==> flow/design.v <==
`default_nettype none
module valid_ready_master(
	input wire clk,
	input wire rst_n,
	input wire i_m_ready,
	input wire i_m_stall,
	output wire [7:0] o_m_data,
	output wire o_m_valid
);
	reg ir_m_valid;
	reg [7:0] ir_m_data;
	reg [7:0] counter;
	wire is_valid_signal;
	assign is_valid_signal = rst_n & !i_m_stall;
	assign o_m_data = ir_m_data;	
	assign o_m_valid = ir_m_valid;
	initial
		counter <= 0;
	always @(posedge clk) begin
		if(!rst_n)
			counter <= 0;
		else
			counter <= counter + 1;
	end	
	always @(posedge clk, negedge rst_n) begin
		if (!rst_n)
			ir_m_valid <= 0;
		else if(!ir_m_valid || i_m_ready) begin
			ir_m_valid <= is_valid_signal; 
		end
	end
	always @(posedge clk, negedge rst_n) begin
		if(!rst_n)
			ir_m_data <= 0;
		else if(!ir_m_valid || o_m_valid) begin
			ir_m_data <= counter;	
			if(!is_valid_signal) 
				ir_m_data <= 0;
		end	
	end
endmodule		
==> From RTL to reports: valid_ready_master <==
Tool output for the design above, in the order of the flow.
Lines are those of the file above, counted from 1.
Cell names lack the library's common part.
{ "design": {"top_module": "valid_ready_master", "clock_port": "clk", "library": "sky130hd", "pvt_corner": "tt_025C_1v80"} }

==> Word level <==
Source: Yosys, flattened and elaborated, memories not mapped. Widths are those after wreduce; folded enables and synchronous resets count as part of the registers. Registers that Yosys merges into a memory's read port (data or address) are not register bits. Print and check cells do not count. Equal cells are merged and count once.
{ "word_totals": {"out_inout_bits": 9, "memories": 0, "clocked_rd_ports_x_width": 0, "latch_bits": 0, "mem_bits_ro": 0, "input_bits": 4, "reg_bits": 17, "mem_bits_rw": 0} }
{ "classes": {"div_mod_pow": 0, "n_addsub": 1, "cmp": 0, "n_reduce_logical": 3, "shifts": 0, "n_eq": 0, "bitwise": 1, "n_mux": 1, "multipliers": 0} }
{ "ops": {"columns": ["op", "count"], "rows": [
  ["adder 8 x 1 -> 8 bit (second input constant)", 1],
  ["two-way mux 8 bit", 1],
  ["zero test 1 bit", 2],
  ["bitwise AND 1 bit", 1],
  ["logical OR 1 bit", 1]
]} }

==> Depth <==
Depth = most cells in a row (Yosys ltp): at word level without a register or memory, in the mapped netlist without a sequential cell, where the memories' decode and read muxes count.
{ "logic_depth": {"ltp_word": 3, "abc_area": 0, "depth_mapped": 4, "ltp_nobuf": 4} }

==> After synthesis <==
Source: synth_stat.txt of the flow (Yosys; design flattened, memories mapped). It holds for the ABC_AREA given above (unset counts as 0); a run with the other value may have another netlist.
Totals and module areas in this step are rounded.
{ "by_type": {"columns": ["cell_type", "count", "type_area_um2"], "rows": [
  ["dfrtp_1", 9, 225.216],
  ["dfxtp_1", 8, 160.154],
  ["and2_1", 11, 68.816],
  ["nand3_1", 5, 25.024],
  ["mux2i_1", 2, 20.019],
  ["xnor2_1", 2, 17.517],
  ["ha_1", 1, 12.512],
  ["nand2b_1", 2, 12.512],
  ["nor2b_1", 2, 12.512],
  ["xor2_1", 1, 8.758],
  ["a21boi_1", 1, 7.507],
  ["a21o_1", 1, 7.507],
  ["and2_2", 1, 7.507],
  ["and3_2", 1, 7.507],
  ["nand2_1", 2, 7.507],
  ["nand4_1", 1, 6.256],
  ["or3_1", 1, 6.256],
  ["o21ai_0", 1, 5.005]
]} }
Other cell types: 2; their cells: 2.
{ "mapped": {"synth_area_um2": 626, "seqArea_um2": 385, "cells": 54, "flip_flops": 17} }

==> Worst setup path after synthesis <==
Path of least setup slack by OpenSTA after synthesis, without wires, with an ideal clock, recovery checks aside; 20% of the period is set as input and as output delay. Where synthesis merged equal registers, the netlist keeps one of their names.
{ "synth_timing": {"kind": "register to register", "from": "register counter[0]", "to": "register counter[4]", "delay_ps": 1047, "period_ps": 1200, "path_slack_ps": 153, "setup_ps": 115, "t_first_pin_ps": 0, "path_stages": 5, "path_buffers": 0, "t_required_ps": 1085, "t_arrival_ps": 932, "synth_period_reached_ps": 1047} }
"delay_ps" is the arrival time less input delay plus setup time.
"path_stages": output pins that drive a net of the path, with the launching flip-flop's if there is one; two outputs of one cell count as two.
"synth_period_reached_ps" is the clock period less the worst setup slack; recovery checks do not enter. This is arithmetic on one report: input and output delays are still those of the set period (20% each).
The rows between start and end are the longest chain of elaborated cells between them; the timing report does not say that the signal goes this way. Where chains are equally long, one stands for them.
Each line given opens the expression or statement behind the cell; cells for indexed reads and writes are added by Yosys, which also makes memories of some case tables.
{ "synth_between": {"cell_sequence": "dfxtp_1 -> ha_1 -> nand3_1 -> xnor2_1 -> and2_1", "elab_chain_cells": 1, "cells_between": 1, "cone_classes": "1 x add/sub"} }
{ "synth_rtl": {"columns": ["item", "line", "source"], "rows": [
  ["start: declaration", 12, "reg [7:0] counter;"],
  ["start: assignment", 21, "counter <= 0;"],
  ["start: assignment", 23, "counter <= counter + 1;"],
  ["adder 8 x 1 -> 8 bit", 23, null],
  ["end: assignment", 21, null],
  ["end: assignment", 23, null],
  ["end: declaration", 12, null]
]} }

==> Timing after layout <==
From the final timing report of flow run 1: the path of least setup slack in the routed layout; clock arrival at registers is part of the times.
The report prints the path's times to 10 ps; the period is as set.
{ "layout_timing": {"kind": "register to output", "from": "register ir_m_data[3]", "to": "output port o_m_data[3]", "path_slack_ps": 50, "t_arrival_ps": 870, "t_required_ps": 920, "path_stages": 2, "output_delay_ps": 230, "path_buffers": 1, "t_first_pin_ps": 280, "period_ps": 1150} }
A register here has more assigning lines than the two given.
{ "layout_between": {"cell_sequence": "dfrtp_1 -> clkdlybuf4s15_1", "elab_chain_cells": 0, "cells_between": 0} }
{ "layout_rtl": {"columns": ["item", "line", "source"], "rows": [
  ["start: declaration", 11, "reg [7:0] ir_m_data;"],
  ["start: assignment", 34, "ir_m_data <= 0;"],
  ["start: assignment", 36, "ir_m_data <= counter;"],
  ["end: declaration", 7, "output wire [7:0] o_m_data,"]
]} }

Measured results for valid_ready_master: 2 stored runs of the Yosys and OpenROAD flow on sky130hd. The settings differ; the order carries no meaning. The constraints put input and output delay at 20% of the set period each and load the outputs with 0.01 pF.
"reached clock period" means the clock period less the worst setup slack. The figure is calculated, with input and output delays left at 20% of the set period.
"time of the worst setup path" means the part of the period allowed to the worst setup path (the constraints hold back 20% at inputs and 20% at outputs) less its slack; where the path has registers, the arrival times of their clocks count too.
"power consumption" rests on the timing tool's default activity at the inputs, not on a simulated workload.
"time of the worst setup path" is given in steps of 10 ps.
The measured numbers are rounded.

==> flow run 1: settings <==
{ "period_ns": 1.15, "CORE_UTILIZATION": 33, "CAP_MARGIN": 20, "CORE_MARGIN": 2, "SLEW_MARGIN": 20 }
==> flow run 1: results <==
chip area in the Yosys report: 626 µm²
total die area: 2260 µm²
area of the standard cells in the finished layout: 818 µm²
final design utilization: 46.4%
smallest setup slack: 50 ps
total negative slack: 0 ps
power consumption: 0.000993 W
reached clock period: 1100 ps
time of the worst setup path: 870 ps
critical path kind: register to output

==> flow run 2: settings <==
{ "period_ns": 1.98, "CORE_UTILIZATION": 34, "SETUP_SLACK_MARGIN": 0.3, "CORE_ASPECT_RATIO": 1.33, "ABC_AREA": 0, "MAX_ROUTING_LAYER": "met4", "CAP_MARGIN": 20, "CORE_MARGIN": 2, "SLEW_MARGIN": 20 }
==> flow run 2: results <==
chip area in the Yosys report: 626 µm²
total die area: 2200 µm²
area of the standard cells in the finished layout: 801 µm²
final design utilization: 47.1%
smallest setup slack: 422 ps
total negative slack: 0 ps
power consumption: 0.000575 W
reached clock period: 1558 ps
time of the worst setup path: 1160 ps
critical path kind: register to output
